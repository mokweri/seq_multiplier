==> flow/design.v <==
module Adder_4bit(a,b,cin,s,co);
	input [3:0] a,b;
	input cin;
	output [3:0] s;
	output co;
	wire [2:0] c;
	full_adder F1(.a(a[0]),.b(b[0]),.cin(cin),.s(s[0]),.co(c[0]));
	full_adder F2(.a(a[1]),.b(b[1]),.cin(c[0]),.s(s[1]),.co(c[1]));
	full_adder F3(.a(a[2]),.b(b[2]),.cin(c[1]),.s(s[2]),.co(c[2]));
	full_adder F4(.a(a[3]),.b(b[3]),.cin(c[2]),.s(s[3]),.co(co));
endmodule
module full_adder(a,b,cin,s,co);
	input a,b;  
	input cin;  
	output s;	 
	output co;	 
	assign s = ((a ^ b) ^ cin);
	assign co = ((a^b) == 1'b1) ? cin : b ;
endmodule
module Register_4bit(clk, ld, a, y);
	input clk,ld;
	input [3:0] a;
	output [3:0] y;
	DFF_en d1(.clk(clk),.en(ld),.d(a[0]),.q(y[0]));
	DFF_en d2(.clk(clk),.en(ld),.d(a[1]),.q(y[1]));
	DFF_en d3(.clk(clk),.en(ld),.d(a[2]),.q(y[2]));
	DFF_en d4(.clk(clk),.en(ld),.d(a[3]),.q(y[3]));
endmodule
module DFF_en(clk,en,d,q);
	input clk, en;
	input d;
	output reg q;
	initial begin q=0; end
	always@(posedge clk)
	begin
		if(en)
			q <= d;
		else
			q <= q;		
	end
endmodule
module Seg_bcd_4digit(clk,clr,EN,bcd, SEG );
	input clk,clr;
	output reg [3:0] EN;
	input [9:0] bcd;
	output reg [7:0] SEG;
	localparam  N = 20 ;
	wire [N-1:0] count;
	wire [7:0] seg1, seg2, seg3, seg4;
	N_bit_counter #(.N(N))
	cont18(.clk(clk), .resetn(clr), .q(count));
	seven_segment sseg1(.SEG(seg1),.C(4'b0000));
	seven_segment sseg2(.SEG(seg2),.C(bcd[9:8]));
	seven_segment sseg3(.SEG(seg3),.C(bcd[7:4]));
	seven_segment sseg4(.SEG(seg4),.C( bcd[3:0]));
	always@*
		case(count[N-1:N-2])
			2'b00: begin
						EN <= 4'b1000;
						SEG <= seg1;
					end
			2'b01: begin
						EN <= 4'b0100;
						SEG <= seg2 ;
					end
			2'b10: begin
						EN <= 4'b0010;
						SEG <= seg3;
					end
			default: begin
						EN <= 4'b0001;
						SEG <= seg4;
					end
		endcase
endmodule
module N_bit_counter #(parameter N = 18 )(
	input wire clk, resetn,
	output wire [N-1:0] q	
);
	reg [N-1:0] r_reg;
	wire [N-1:0] r_next;
	always @(posedge clk, negedge resetn)
		if(!resetn)
			r_reg <= 0;
		else
			r_reg <= r_next;
	assign r_next = r_reg + 1;
	assign q = r_reg;
endmodule
module seven_segment (SEG,C);	
	input [3:0] C;
	output [7:0] SEG;
	assign SEG[0] = (~C[3]&~C[2]&~C[1]&C[0])|(~C[3]&C[2]&~C[1]&~C[0]);	   
	assign SEG[1] = (~C[3]&C[2]&~C[1]&C[0])|(~C[3]&C[2]&C[1]&~C[0]);	   
	assign SEG[2] = (~C[3]&~C[2]&C[1]&~C[0]);	                           
	assign SEG[3] = (~C[3]&~C[2]&~C[1]&C[0])|(~C[3]&C[2]&~C[1]&~C[0])|	   
						 (~C[3]&C[2]&C[1]&C[0])|(C[3]&~C[2]&~C[1]&C[0]);   
	assign SEG[4] = (~C[3]&~C[2]&~C[1]&C[0])|(~C[3]&~C[2]&C[1]&C[0])|	   
						 (~C[3]&C[2]&~C[1]&~C[0])|(~C[3]&C[2]&~C[1]&C[0])|	 
						 (~C[3]&C[2]&C[1]&C[0])|(C[3]&~C[2]&~C[1]&C[0]);		
	assign SEG[5] = (~C[3]&~C[2]&~C[1]&C[0])|(~C[3]&~C[2]&C[1]&~C[0])|	    
						 (~C[3]&~C[2]&C[1]&C[0])|(~C[3]&C[2]&C[1]&C[0]);    
	assign SEG[6] = (~C[3]&~C[2]&~C[1]&~C[0])|(~C[3]&~C[2]&~C[1]&C[0])|	   
						 (~C[3]&C[2]&C[1]&C[0]);						   
	assign SEG[7] = 1'b1;
endmodule
module Seq_Multiplier(clk, resetn,start, a, b, p);
	input clk, resetn, start;
	input [3:0] a,b;
	output[7:0] p;
	wire [3:0] regB_, mult_B;
	wire [7:0] temp_P;  
	wire E;
	wire start_r;  
	wire c;  
	wire [3:0]sum;
	wire so_PH;  
	wire so_PL;  
	wire Clr_PH, LD_PH,Shft_Rt, LD_PL,Dec_cnt,EN_Cnt,zero;
	wire [1:0] count;
	DFF_clrn Start_reg(.clk(clk),.clrn(resetn),.D(~start),.Q(start_r));
	Register_4bit regB(.clk(clk), .ld(LD_B), .a(b), .y(regB_));  
	assign mult_B[0] = regB_[0] & temp_P[0];
	assign mult_B[1] = regB_[1] & temp_P[0];
	assign mult_B[2] = regB_[2] & temp_P[0];
	assign mult_B[3] = regB_[3] & temp_P[0];
	Adder_4bit Adder(.a(temp_P[7:4]),.b(mult_B),.cin(1'b0),.s(sum),.co(c));
	shift_reg PH(.clk(clk),.clr(Clr_PH),.load(LD_PH),.shiftr(Shft_Rt),.si(E),.so(so_PH),.D(sum),.Q(temp_P[7:4]));
	shift_reg PL(.clk(clk), .clr(~resetn),.load(LD_PL),.shiftr(Shft_Rt),.si(so_PH),.so(so_PL),.D(a),.Q(temp_P[3:0])); 
	shift_reg_si #(.N(1)) E_reg(.clk(clk),.clr(),.load(LD_E),.shiftr(Shft_Rt),.D(c),.Q(E));
	counter  #(.N(2)) counterr(.clk(clk), .resetn(resetn),.syn_clr(1'b0), .load(LD_Cnt), .en(EN_Cnt),
	.up(Dec_Cnt),.d(2'd3),.max_tick(), .min_tick(zero),.q(count));
	localparam [1:0] S0 = 2'b00,
						  S1 = 2'b01,
						  S2 = 2'b10;
	reg [1:0] state_reg, state_next;
	always@(posedge clk, negedge resetn)
		if(!resetn)
			state_reg <= S0;
		else
			state_reg <= state_next;
	always@*
		case(state_reg)
			S0: begin
					if(start_r)
						state_next <= S1;
					else
						state_next <= S0;
				end
			S1: begin
					if(start_r)
						state_next <= S1;
					else
						state_next <= S2;
			end
			S2: begin
				if(~zero)
					state_next <= S1;
				else
					state_next <= S0;
			end
			default: state_next <= S0;
		endcase
	assign LD_PL = (state_reg==S0 & start_r)? 1'b1:1'b0;
	assign Clr_PH = (state_reg==S0 & start_r)? 1'b1:1'b0;
	assign LD_B = (state_reg==S0 & start_r)? 1'b1:1'b0;
	assign LD_Cnt = (state_reg==S0 & start_r)? 1'b1:1'b0;	
	assign LD_PH = (state_reg==S1 & ~start_r)? 1'b1:1'b0;
	assign LD_E = (state_reg==S1 & ~start_r)? 1'b1:1'b0;	
	assign Shft_Rt = (state_reg == S2)? 1'b1:1'b0;
	assign EN_Cnt = (state_reg == S2)? 1'b1:1'b0;
	assign Dec_Cnt = (state_reg == S2)? 1'b0:1'b1;	
	assign p = temp_P;	
endmodule
module counter 
	#(parameter N=2)
	(
		input wire clk, resetn,
		input wire syn_clr, load, en, up,
		input wire [N-1:0] d,
		output wire max_tick, min_tick,
		output wire [N-1:0] q
	);
	reg [N-1:0] r_reg, r_next;
	always @(posedge clk, negedge resetn)
		if(~resetn)
			r_reg <= 0;
		else
			r_reg <= r_next;
	always @*
		if(syn_clr)
			r_next = 0;
		else if (load)
			r_next = d;
		else if (en & up)
			r_next = r_reg + 1;
		else if (en & ~up)
			r_next = r_reg - 1;
		else
			r_next = r_reg;
	 assign q = r_reg;
	 assign max_tick = (r_reg==2**N-1) ? 1'b1 : 1'b0;
	 assign min_tick = (r_reg ==0) ? 1'b1 : 1'b0;
endmodule
module DFF_clrn(
		input wire clk, clrn,
		input wire D,
		output reg Q
	);
	initial begin Q=0; end
	always @(posedge clk, negedge clrn)
		if (~clrn)
			Q <=0;
		else
			Q <= D;
endmodule
module Seq_Multiplier_top(clk,resetn,start,A,B,LED,SSEG,EN);
	input wire clk,resetn,start;
	input wire [3:0] A,B;  
	output wire [7:0] SSEG;
	output wire [7:0] LED;
	output wire [3:0] EN;
	wire [7:0] product;
	wire [9:0] p_bcd;
	assign LED = {~A,~B};  
	Seq_Multiplier multiplier(.clk(clk), .resetn(resetn), .start(start), .a(A), .b(B), .p(product));
	bin2bcd #(.W(8))binconverter (.bin(product), .bcd(p_bcd));
	Seg_bcd_4digit display(.clk(clk), .clr(resetn),.EN(EN),.bcd(p_bcd), .SEG(SSEG) );
endmodule
module bin2bcd #(parameter W=8)(bin, bcd);
	input [W-1:0] bin;
	output reg[W+(W-4)/3:0] bcd;
	integer i,j;
	always@(bin)
	begin
		for(i=0; i<= W+(W-4)/3; i = i+1)
			bcd[i] = 0;  
		bcd[W-1:0] = bin;  
		for(i=0; i<= W-4; i = i+1)
			for(j=0; j <= i/3; j = j+1)
				if(bcd[W-i+4*j -: 4] > 4)
					bcd[W-i+4*j -: 4] = bcd[W-i+4*j -: 4] + 4'd3;  
		end
	endmodule
module shift_reg
	#(parameter N=4)
	(
		input wire clk, clr,
		input wire load,
		input wire si,
		output wire so,
		input wire shiftr,
		input wire [N-1:0] D,
		output wire [N-1:0] Q
	);
	reg [N-1:0] r_reg, r_next;
	wire [1:0] ctrl;
	assign ctrl = {load,shiftr};
	always @(posedge clk, posedge clr)
		if (clr)
			r_reg <=0;
		else
			r_reg <= r_next;
	always @*
		case(ctrl)
			2'b10: r_next = D;  
			2'b01: r_next = {si, r_reg[N-1:1]};  
			default: r_next = r_reg;  
		endcase
	assign Q = r_reg;
	assign so = r_reg[0];
endmodule
module shift_reg_si
	#(parameter N=1)
	(
		input wire clk, clr,
		input wire load,
		input wire shiftr,
		input wire [N-1:0] D,
		output wire [N-1:0] Q
	);
	reg [N-1:0] r_reg, r_next;
	initial begin r_reg=0; end
	always @(posedge clk, posedge clr)
		if (clr)
			r_reg <=0;
		else
			r_reg <= r_next;
	always @*
		case({load,shiftr})
			2'b10: r_next = D;  
			2'b01: r_next = 1'b0;  
			default: r_next = r_reg;  
		endcase
	assign Q = r_reg;
endmodule
# Step by step through the tools: Seq_Multiplier_top
# Tool output for the design above, in the order of the flow.
# Lines are those of the file above, counted from 1.
# Operators carry their Yosys type and port widths (W data, S select, Z words).
# Cell names lack the library's common part.
# Not given: -
# inputs
top_module,Seq_Multiplier_top
clock,clk
library,sky130hd
corner,tt_025C_1v80

# Word-level counts
# Yosys after proc, flatten, opt, wreduce and memory -nomap, before mapping. Memory bits, and registers merged into a memory's read port (data or address), are not among the register bits. Print and check cells are not counted. Equal cells are merged and count once.
# bits
reg_bits,38
in_bits,11
wordCells,169
# classes
add_sub_neg,10
compare,7
n_eq,8
muxes,28
logic,99
reduce_logical,6
# ops
operator,n
$and A1 B1 Y1,46
$or A1 B1 Y1,32
$mux W4,7
$pmux W7 S3,1
$add A20 B1 Y20 const B,1
$add A4 B2 Y4 const B,5
$gt A4 B3 Y1 const B,5
$pmux W4 S2,2
$not A1 Y1,12
$pmux W4 S3,1
$mux W1,11
$eq A2 B1 Y1 const B,4
$eq A2 B2 Y1 const B,4
$add A3 B2 Y4 const B,2
$not A4 Y4,2
$mux W2,4
$xor A1 B1 Y1,7
$logic_not A2 Y1,3
$gt A3 B3 Y1 const B,2
$pmux W2 S3,1
$reduce_bool A2 Y1,2
$reduce_bool A3 Y1,1
$add A2 B1 Y2 const B,1
$sub A2 B1 Y2 const B,1
$pmux W1 S2,1

# Longest topological paths
# Longest topological path by Yosys (ltp), each cell counted once; first at word level (registers and memories cut), then after technology mapping (sequential cells cut; the memories' decode and read muxes count).
# logic_depth
word_depth,20
ABC_AREA,1
mapped_depth,33
ltp_nobuf,33

# Synthesis result
# Yosys stat after the flow's synthesis: flattened, memories mapped to cells. It holds for the ABC_AREA given above (unset counts as 0); a run with the other value may have another netlist.
# The area totals of this step are shown rounded.
# types
cell_type,n,type_area_um2
dfrtp_1,33,825.792
nand2_1,99,371.606
nand3_1,44,220.211
inv_1,58,217.709
ha_1,14,175.168
xor2_1,15,131.376
edfxtp_1,4,120.115
nor2_1,22,82.579
nand2_2,13,81.328
o21ai_0,15,75.072
nand2_4,6,67.565
a21oi_1,9,45.043
o211ai_1,6,45.043
xnor2_1,5,43.792
nand3_2,4,40.038
o21ai_1,8,40.038
inv_2,10,37.536
nand3b_1,4,30.029
# Other cell types: 20; their cells: 26.
# synth_totals
mapped_cells,395
mapped_area_um2,2880
seq_area_um2,972
ffs,38
buf_cells,3

# Worst setup path after synthesis
# Source: OpenSTA report_checks on the synthesized netlist (no wires, ideal clock, input and output delay 20% of the period each), path of least setup slack; recovery checks are left aside. Register names are those of the netlist, which keeps one name where synthesis merged equal registers.
# synth_path
path_kind,register -> output
startpoint,register multiplier.PH.r_reg[1]
endpoint,output port SSEG[3]
clock_period_ps,6050
out_delay_ps,1210
launch_ps,0
t_arrival_ps,3277
required_ps,4840
slack_ps,1563
path_delay_ps,3277
driving_pins,31
period_less_setup_slack_ps,4487
# "path_delay_ps" is the arrival time less input delay plus setup time.
# At an output port there is no setup time.
# "driving_pins": output pins that drive a net of the path, with the launching flip-flop's if there is one; two outputs of one cell count as two.
# "period_less_setup_slack_ps" is the clock period less the worst setup slack; recovery checks do not enter. This is arithmetic on one report: input and output delays are still those of the set period (20% each).
# Between the ends stands the longest chain of elaborated cells between them, by number of cells; it is not shown to be the way that was timed. Of several equally long chains one is given.
# A line is the first line of the expression or statement that the cell stems from. Yosys adds cells for indexed reads and writes and turns some case tables into memories.
# synth_via
path_cell_list,dfrtp_1 inv_2 ha_1 inv_1 ha_1 o21ai_1 inv_2 nand2_2 nand2_1 nand2_1 nand3_2 nand2_4 nand2_4 nand2_1 nand2_2 inv_2 nand2_4 nand2_4 nand2_2 ha_1 nand3b_1 nand2_2 nand2_1 o21ai_2 inv_1 nand3_1 nand2_1 nand3_1 nand2_1 nor2_1 nand2_1
elab_chain_len,18
cone_cells,59
# synth_rtl
item,line,source
from (decl),256,"reg [N-1:0] r_reg, r_next;"
from (assign),261,r_reg <=0;
from (assign),263,r_reg <= r_next;
$add A3 B2 Y4,242,bcd[W-i+4*j -: 4] = bcd[W-i+4*j -: 4] + 4'd3;
$mux W4,241,if(bcd[W-i+4*j -: 4] > 4)
$gt A4 B3 Y1,241,
$mux W4,241,
$gt A4 B3 Y1,241,
$mux W4,241,
$gt A4 B3 Y1,241,
$mux W4,241,
$add A4 B2 Y4,242,
$mux W4,241,
$not A1 Y1,96,assign SEG[3] = (~C[3]&~C[2]&~C[1]&C[0])|(~C[3]&C[2]&~C[1]&~C[0])|
$and A1 B1 Y1 x3,96,
$or A1 B1 Y1 x3,96,
$pmux W7 S3,57,case(count[N-1:N-2])
to (decl),220,output wire [7:0] SSEG;

# Worst path after layout
# Path of least setup slack in the final report of flow run 1 (OpenROAD, finished layout, wires in). Where an end is a register, its clock arrival counts in the times.
# The path's times are printed in steps of 10 ps; the period is the one set.
# layout_path
path_kind,register -> output
startpoint,register multiplier.PH.r_reg[1]
endpoint,output port SSEG[3]
clock_period_ps,8310
out_delay_ps,1660
launch_ps,280
t_arrival_ps,4400
required_ps,6650
slack_ps,2250
driving_pins,30
# Between the ends stands the longest chain of elaborated cells between them, by number of cells; it is not shown to be the way that was timed. Of several equally long chains one is given.
# layout_via
path_cell_list,dfrtp_1 inv_2 ha_1 inv_1 ha_1 o21ai_1 inv_2 nand2_2 nand2_1 nand2_1 nand3_2 nand2_4 nand2_4 nand2_1 nand2_2 inv_2 nand2_4 nand2_4 nand2_2 ha_1 nand3b_1 nand2_2 xor2_2 nand3_1 nand2_1 nand3_1 nand2_1 nor2_1 nand2_1 clkdlybuf4s50_1
elab_chain_len,18
cone_cells,59
# layout_rtl
item,line,source
from (decl),256,"reg [N-1:0] r_reg, r_next;"
from (assign),261,r_reg <=0;
from (assign),263,r_reg <= r_next;
$add A3 B2 Y4,242,bcd[W-i+4*j -: 4] = bcd[W-i+4*j -: 4] + 4'd3;
$mux W4,241,if(bcd[W-i+4*j -: 4] > 4)
$gt A4 B3 Y1,241,
$mux W4,241,
$gt A4 B3 Y1,241,
$mux W4,241,
$gt A4 B3 Y1,241,
$mux W4,241,
$add A4 B2 Y4,242,
$mux W4,241,
$not A1 Y1,96,assign SEG[3] = (~C[3]&~C[2]&~C[1]&C[0])|(~C[3]&C[2]&~C[1]&~C[0])|
$and A1 B1 Y1 x3,96,
$or A1 B1 Y1 x3,96,
$pmux W7 S3,57,case(count[N-1:N-2])
to (decl),220,output wire [7:0] SSEG;

# Record of 2 stored runs of the RTL-to-layout flow on Seq_Multiplier_top, platform sky130hd. The runs are unordered. Constraints: input delay and output delay 20% of the set period each, output load 0.01 pF.
# "period_less_ws_ps" means the clock period less the worst setup slack. The figure is calculated, with input and output delays left at 20% of the set period.
# "worst_path_allowed_less_slack_ps" = time allowed to the worst setup path (clock period - input delay - output delay, where it has them) - its slack; a late launch clock adds to it, a late capture clock takes from it.
# "fin_power_mw" is the tool's figure for a default switching activity; nothing was simulated.
# "worst_path_allowed_less_slack_ps" is known to 10 ps.
# Measured values are rounded.
# Among the settings, . means not set for that run.
run name,period_ns,CORE_UTILIZATION,HOLD_SLACK_MARGIN,CORE_ASPECT_RATIO,ABC_AREA,SLEW_MARGIN,MAX_ROUTING_LAYER,CAP_MARGIN,CORE_MARGIN,SETUP_SLACK_MARGIN,PLACE_DENSITY_LB_ADDON,TNS_END_PERCENT,CTS_CLUSTER_DIAMETER,MIN_ROUTING_LAYER,yosys_chip_area_um2,die_um2,final_stdcell_area_um2,worstSetupSlack_ps,setupTns_ps,fin_power_mw,period_less_ws_ps,worst_path_allowed_less_slack_ps,worst_path_kind
flow run 1,8.31,16,0.06,0.74,1,10,met4,20,2,.,.,.,.,.,2880,19100,3610,2250,0,0.390,6064,4400,register -> output
flow run 2,5.54,48,.,1.57,0,20,.,20,2,1.18,0.19,100,400,met1,3830,8730,5140,172,0,0.595,5368,4260,register -> output
